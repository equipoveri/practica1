==> flow/design.v <==
module Register
#(
	parameter Word_Length = 16
)
(
	input clk,
	input reset,
	input enable,
	input [Word_Length-1:0] Data_Input,
	output [Word_Length-1:0] Data_Output
);
logic  [Word_Length-1:0] Data_logic;
always_ff@(posedge clk or negedge reset) begin: ThisIsARegister
	if(reset == 1'b0) 
		Data_logic <= 0;
	else 
		if (enable == 1'b1)
			Data_logic <= Data_Input;
end: ThisIsARegister
assign Data_Output = Data_logic;
endmodule
# == From RTL to reports: Register ==
# What the tools print for Register, step after step.
# Line numbers count from 1 in the design file above.
# Library cell names are shortened.
# A cell with - has no value.
# inputs
top_module,Register
clock_port,clk
library,sky130hd
corner,tt_025C_1v80

# == After elaboration ==
# Yosys after proc, flatten, opt, wreduce and memory -nomap, before mapping. Enables and synchronous resets that opt folds into registers are not counted as muxes. Memory bits, and registers merged into a memory's read port (data or address), are not among the register bits. Print and check cells are not counted. Equal cells are merged and count once.
# bits
register_bits,16
in_bits,19
latchBits,0
clocked_rd_ports_x_width,0
mem_bits_rw,0
out_inout_bits,16
word_cells,1
memories,0
mem_bits_ro,0
# op_classes
n_logic,0
mul,0
n_div,0
shifts,0
addsub,0
compare,0
eq_ne,0
mux,0
n_reduce_logical,0

# == Depth ==
# Longest topological path by Yosys (ltp), each cell counted once; first at word level (registers and memories cut), then after technology mapping (sequential cells cut; the memories' decode and read muxes count).
# depth
depth_word,0
ABC_AREA,0
mapped_depth,3

# == After synthesis ==
# The flow's flattened synthesis, as Yosys stat reports it; memories are mapped. The netlist is that of the ABC_AREA named above (0 if unset); the other value can give another one.
# synth_totals
seq_area_um2,400.4
yosys_area_um2,649.4
cells,34
ffs,16
# types
cell_type,count,type_area_um2
dfrtp_1,16,400.384
mux2_4,10,150.144
mux2_2,6,67.565
buf_12,1,20.019
buf_6,1,11.261

# == Timing after synthesis ==
# Path of least setup slack by OpenSTA after synthesis, without wires, with an ideal clock, recovery checks aside; 20% of the period is set as input and as output delay. Where synthesis merged equal registers, the netlist keeps one of their names.
# synth_timing
kind,input-to-reg
start,input enable
end,register Data_logic[10]
period_ns,1.23
driving_pins,3
setup_time_ns,0.125
path_delay_ns,0.661
slack_ns,0.322
t_first_pin_ns,0.246
arrival_ns,0.782
required_time_ns,1.105
period_less_setup_slack_ns,0.908
# "path_delay_ns" is the arrival time less input delay plus setup time.
# "driving_pins": output pins that drive a net of the path, with the launching flip-flop's if there is one; two outputs of one cell count as two.
# "period_less_setup_slack_ns" = period - worst setup slack (recovery checks aside). The figure is calculated, with input and output delays left at 20% of the set period.
# synth_via
cell_sequence,buf_6 > buf_12 > mux2_4
elab_chain_len,0
# synth_rtl
item,line_no,text
"start, declared",8,"input enable,"
"end, assigned",15,Data_logic <= 0;
"end, assigned",18,Data_logic <= Data_Input;
"end, declared",12,logic  [Word_Length-1:0] Data_logic;

# == Path in the finished layout ==
# Path of least setup slack in the final report of record 1 (OpenROAD, finished layout, wires in). Where an end is a register, its clock arrival counts in the times.
# layout_timing
kind,reg-to-output
start,register Data_logic[0]
end,output Data_Output[0]
period_ns,1.22
slack_ns,0.07
output_delay_ns,0.24
required_time_ns,0.98
t_first_pin_ns,0.27
driving_pins,2
arrival_ns,0.91
# layout_via
cell_sequence,dfrtp_1 > clkdlybuf4s15_1
elab_chain_len,0
# layout_rtl
item,line_no,text
"start, declared",12,logic  [Word_Length-1:0] Data_logic;
"start, assigned",15,Data_logic <= 0;
"start, assigned",18,Data_logic <= Data_Input;
"end, declared",10,output [Word_Length-1:0] Data_Output

# Stored flow runs of Register (2 of them; Yosys, OpenROAD, sky130hd). They differ in their settings and are not a sequence. Constraints: input delay and output delay 20% of the set period each, output load 0.01 pF.
# "timing.achieved_period_ns" = clock period - worst setup slack. The figure is calculated, with input and output delays left at 20% of the set period.
# "worst_path_time_ns": the worst setup path's part of the clock period (all of it between registers, 20% less for each end at a port) less its slack. A launch clock that arrives late makes it longer, a capture clock that arrives late makes it shorter.
# By "design_power_uw" is meant OpenSTA's value without simulated activity: inputs other than the clock are taken to toggle once in ten clock periods, and the tool carries that through the logic.
# A setting shown as . is not set for that run.
# Among the results, . means that no value is shown for the run.
item,record 1,record 2
period_ns,1.22,0.582
CORE_UTILIZATION,22,56
PLACE_DENSITY,0.54,.
CORE_MARGIN,2,2
CELL_PAD_IN_SITES_GLOBAL_PLACEMENT,0,.
CELL_PAD_IN_SITES_DETAIL_PLACEMENT,0,.
TNS_END_PERCENT,45,15
GPL_ROUTABILITY_DRIVEN,0,1
CTS_CLUSTER_SIZE,66,.
CAP_MARGIN,20,0
SLEW_MARGIN,20,40
PLACE_DENSITY_LB_ADDON,.,0.11
CORE_ASPECT_RATIO,.,1.4
MIN_ROUTING_LAYER,.,met1
MAX_ROUTING_LAYER,.,met4
yosys.chip_area_um2,649.4,.
design_die_area_um2,3402.4,.
post_route_stdcell_area_um2,1064.8,.
final_util_pct,38.3,.
ws_setup_ns,0.070,.
tns_ns,0.000,.
design_power_uw,1163,.
timing.achieved_period_ns,1.150,.
worst_path_time_ns,0.91,.
worst_path_kind,reg-to-output,.
# Record 2: not finished: floorplanning ended with error PDN-0185
